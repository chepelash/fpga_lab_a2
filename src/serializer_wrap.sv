==> flow/design.v <==
module serializer #(
  parameter WIDTH = 16
)(
  input                            clk_i,
  input                            srst_i,
  input        [WIDTH-1:0]         data_i,
  input        [$clog2(WIDTH)-1:0] data_mod_i,
  input                            data_val_i,
  output logic                     ser_data_o,
  output logic                     ser_data_val_o,
  output logic                     busy_o
);
logic wrk_en;
logic data_mod_valid;
always_comb
  begin
    data_mod_valid = ( data_mod_i > 2 ) ? 1'b1 : 1'b0;
    wrk_en         = data_val_i && data_mod_valid;
  end  
logic [WIDTH-1:0]          input_data;
logic [$clog2(WIDTH)-1:0]  input_data_mod;
logic [$clog2(WIDTH)-1:0]  cntr;
always_ff @( posedge clk_i )
  begin
    if ( wrk_en )
      begin
        input_data     <= data_i;
        input_data_mod <= ( WIDTH - 1'b1 ) - data_mod_i;
      end
  end
always_ff @( posedge clk_i )
  begin
    if( srst_i )
      begin
        busy_o         <= '0;
        ser_data_val_o <= '0;
        ser_data_o     <= '0;
      end
    else if( busy_o )
      begin
        cntr       <= cntr- 1'b1;
        ser_data_o <= input_data[cntr];        
        if( cntr == input_data_mod )
          begin
            busy_o         <= 1'b0;
            ser_data_val_o <= 1'b0;
          end
      end
    else if( wrk_en )
      begin        
        cntr           <= WIDTH - 2'd2;
        ser_data_o     <= data_i[WIDTH-1'b1];
        busy_o         <= '1;
        ser_data_val_o <= '1;
      end
  end
endmodule
module serializer_wrap (
  input               clk_i,
  input               srst_i,
  input        [15:0] data_i,
  input        [3:0]  data_mod_i,
  input               data_val_i,
  output logic        ser_data_o,
  output logic        ser_data_val_o,
  output logic        busy_o
);
logic        srst_i_wrap;
logic [15:0] data_i_wrap;
logic [3:0]  data_mod_i_wrap;
logic        data_val_i_wrap;
logic        ser_data_o_wrap;
logic        ser_data_val_o_wrap;
logic        busy_o_wrap;
serializer 
  serializer_1    (
  .clk_i          ( clk_i               ),
  .srst_i         ( srst_i_wrap         ),
  .data_i         ( data_i_wrap         ),
  .data_mod_i     ( data_mod_i_wrap     ),
  .data_val_i     ( data_val_i_wrap     ),
  .ser_data_o     ( ser_data_o_wrap     ),
  .ser_data_val_o ( ser_data_val_o_wrap ),
  .busy_o         ( busy_o_wrap         )
);
always_ff @( posedge clk_i )
  begin
    srst_i_wrap <= srst_i;
    data_i_wrap     <= data_i;
    data_mod_i_wrap <= data_mod_i;
    data_val_i_wrap <= data_val_i;
    ser_data_o     <= ser_data_o_wrap;
    ser_data_val_o <= ser_data_val_o_wrap;
    busy_o         <= busy_o_wrap;
  end
endmodule
[Tool chain data of serializer_wrap]
What the tools print for serializer_wrap, step after step.
Lines are those of the file above, counted from 1.
Library cell names are shortened.
Not given: -
Design
  design top: serializer_wrap
  clock: clk_i
  standard-cell library: sky130hd
  library corner: tt_025C_1v80

[Word level]
Counts by Yosys on the flattened word-level netlist (proc, flatten, opt, wreduce; memories kept). Register bits leave out memories and registers merged into their read ports (data or address). Print and check cells are left out. Cells with the same type and inputs are merged into one.
Bit counts
  output and inout port bits: 3
  register bits: 52
Operators by class
  mux-type cells: 11
  bitwise logic cells: 1
  equality and inequality tests: 2
  order comparisons: 1
  $add $sub $neg: 2
  reductions and logical operators: 4
  shift operators: 1
Operator list (count)
  16-bit by 4-bit variable part select with 1-bit output: 1
  1-bit 2-to-1 mux: 9
  4-bit 2-to-1 mux: 2
  2-bit AND reduction: 2
  4-bit by 1-bit subtractor with 4-bit output (second input constant): 1
  4-bit by 2-bit greater-than comparator with 1-bit output (second input constant): 1
  4-bit subtractor (first input constant): 1
  4-bit == test: 1
  2-bit inequality test (second input constant): 1
  2-bit nonzero test: 1
  1-bit logical AND: 1
  1-bit NOT: 1

[Depth]
Longest topological path by Yosys (ltp), each cell counted once; first at word level (registers and memories cut), then after technology mapping (sequential cells cut; the memories' decode and read muxes count).
Depth
  depth after elaboration: 5
  ABC_AREA: 0
  depth in mapped cells: 5

[After synthesis]
Source: synth_stat.txt of the flow (Yosys; design flattened, memories mapped). It holds for the ABC_AREA given above (unset counts as 0); a run with the other value may have another netlist.
Mapped netlist
  area of sequential cells: 1281.2 µm²
  standard cells after synthesis: 99
  cell area after synthesis: 1624.1 µm²
  mapped flip-flops: 52
Cell types
  edfxtp_1: count 24, area in all 720.691 µm²
  dfxtp_1: count 28, area in all 560.538 µm²
  mux4_1: count 2, area in all 52.55 µm²
  mux2i_1: count 5, area in all 50.048 µm²
  inv_1: count 9, area in all 33.782 µm²
  xnor2_1: count 3, area in all 26.275 µm²
  nor2_1: count 5, area in all 18.768 µm²
  a2111oi_0: count 2, area in all 17.517 µm²
  nand2_1: count 4, area in all 15.014 µm²
  o211ai_1: count 2, area in all 15.014 µm²
  ha_1: count 1, area in all 12.512 µm²
  buf_6: count 1, area in all 11.261 µm²
  o2111a_1: count 1, area in all 11.261 µm²
  a222oi_1: count 1, area in all 10.01 µm²
  nand3_1: count 2, area in all 10.01 µm²
  a31o_2: count 1, area in all 8.758 µm²
  o311ai_1: count 1, area in all 8.758 µm²
  and2b_1: count 1, area in all 7.507 µm²
Other cell types: 6; their cells: 6.
By module: a second synthesis without flattening, with its own total; a netlist apart from the flattened one above.
Second synthesis, totals
  cell total of the unflattened synthesis: 99
  area (unflattened synthesis): 1624.1 µm²
Each row is one instance without its submodules.
Modules
  serializer: area 1123.6 µm², times used 1, sequential area 780.7 µm², cells 74
  serializer_wrap: area 500.5 µm², times used 1, sequential area 500.5 µm², cells 25

[Worst setup path after synthesis]
OpenSTA on the mapped netlist: ideal clock, no wires. The path of least setup slack (recovery checks aside). Input and output delay are each 20% of the period. Register names are those of the netlist, which keeps one name where synthesis merged equal registers.
Timing path post-synthesis
  path type: register -> register
  start point: register data_mod_i_wrap[2]
  end point: register serializer_1.cntr[0]
  delay of the path: 2380 ps
  required time: 3040 ps
  stages: 5
  path slack: 990 ps
  period: 3370 ps
  arrival time: 2050 ps
  launch time at the first pin: 0 ps
  synthesis period reached: 2380 ps
"delay of the path" = arrival - input delay + setup time.
"stages": output pins that drive a net of the path, with the launching flip-flop's if there is one; two outputs of one cell count as two.
"synthesis period reached" = period - worst setup slack (recovery checks aside). The figure is calculated, with input and output delays left at 20% of the set period.
The rows between start and end are the longest chain of elaborated cells between them; the timing report does not say that the signal goes this way. Where chains are equally long, one stands for them.
A line is the first line of the expression or statement that the cell stems from. Yosys adds cells for indexed reads and writes and turns some case tables into memories.
Only ways into the end's enable, where the timed path ends, are counted here.
On the way, post-synthesis
  cell sequence: dfxtp_1 inv_2 a31oi_1 nor2_1 nor2_1
  cells in the longest elaborated chain: 5
  elaborated cells on any way between the ends: 5
  RTL lines with such cells: 2
  classes of those cells: 1 x compare; 1 x mux; 3 x reduce/logical
Ends and longest elaborated chain, post-synthesis
  from (decl): RTL line 70  | logic [3:0]  data_mod_i_wrap;
  from (assign): RTL line 90  | data_mod_i_wrap <= data_mod_i;
  4-bit by 2-bit greater-than comparator with 1-bit output: RTL line 17  | data_mod_valid = ( data_mod_i > 2 ) ? 1'b1 : 1'b0;
  1-bit 2-to-1 mux: RTL line 17
  1-bit logical AND: RTL line 18  | wrk_en         = data_val_i && data_mod_valid;
  2-bit nonzero test
  2-bit AND reduction
  to (assign): RTL line 41  | cntr       <= cntr- 1'b1;
  to (assign): RTL line 51  | cntr           <= WIDTH - 2'd2;
  to (decl): RTL line 22  | logic [$clog2(WIDTH)-1:0]  cntr;
Nets of the timed path that keep an RTL name, with a line that drives or declares them; the list need not be complete.
Named nets, post-synthesis (RTL line)
  serializer_1.wrk_en: 18

[Path in the finished layout]
Path of least setup slack in the final report of stored run 2 (OpenROAD, finished layout, wires in). Where an end is a register, its clock arrival counts in the times.
The path's times are printed in steps of 10 ps; the period is the one set.
Timing path after layout
  path type: register -> output
  start point: register ser_data_o
  end point: output ser_data_o
  arrival time: 1270 ps
  path slack: 1060 ps
  period: 2920 ps
  stages: 2
  required time: 2340 ps
  launch time at the first pin: 360 ps
On the way, after layout
  cell sequence: dfxtp_1 clkdlybuf4s50_1
  cells in the longest elaborated chain: 0
  elaborated cells on any way between the ends: 0
  RTL lines with such cells: 0
Ends and longest elaborated chain, after layout
  from (decl): RTL line 64  | output logic        ser_data_o,
  from (assign): RTL line 92  | ser_data_o     <= ser_data_o_wrap;
  to (decl): RTL line 64

2 stored runs of serializer_wrap in the flow (synthesis by Yosys, layout by OpenROAD, sky130hd cells), in arbitrary order. Constraints: input delay and output delay 20% of the set period each, output load 0.01 pF.
By "period reached" is meant the clock period of the run minus its worst setup slack. This is arithmetic on one report: input and output delays are still those of the set period (20% each).
"time of the worst setup path" means the part of the period allowed to the worst setup path (the constraints hold back 20% at inputs and 20% at outputs) less its slack; where the path has registers, the arrival times of their clocks count too.
"total power of the final layout" is the tool's figure for a default switching activity; nothing was simulated.
"time of the worst setup path" is known to 10 ps.

==> stored run 1: settings <==
{ "period_ns": 3.67, "CORE_UTILIZATION": 54, "SETUP_SLACK_MARGIN": 0.28, "PLACE_DENSITY_LB_ADDON": 0.3, "CORE_ASPECT_RATIO": 1.18, "CELL_PAD_IN_SITES_GLOBAL_PLACEMENT": 3, "CELL_PAD_IN_SITES_DETAIL_PLACEMENT": 0, "TNS_END_PERCENT": 25, "CTS_CLUSTER_SIZE": 74, "SLEW_MARGIN": 25, "MIN_ROUTING_LAYER": "met1", "CAP_MARGIN": 20, "CORE_MARGIN": 2 }
==> stored run 1: results <==
not finished: placement ended with error FLW-0024

==> stored run 2: settings <==
{ "period_ns": 2.92, "CORE_UTILIZATION": 46, "PLACE_DENSITY_LB_ADDON": 0.21, "CORE_MARGIN": 8, "CELL_PAD_IN_SITES_DETAIL_PLACEMENT": 2, "TNS_END_PERCENT": 95, "CAP_MARGIN": 35, "SLEW_MARGIN": 20 }
==> stored run 2: results <==
area of the synthesized netlist: 1624.1 µm²
area of the die: 5688.2 µm²
standard-cell area after layout: 1986.9 µm²
post-layout utilization: 0.591
setup slack of the critical path: 1064 ps
summed negative setup slack: 0 ps
worst-case hold slack: 369 ps
total power of the final layout: 0.001255 W
period reached: 1856 ps
time of the worst setup path: 1270 ps
critical path type: register -> output
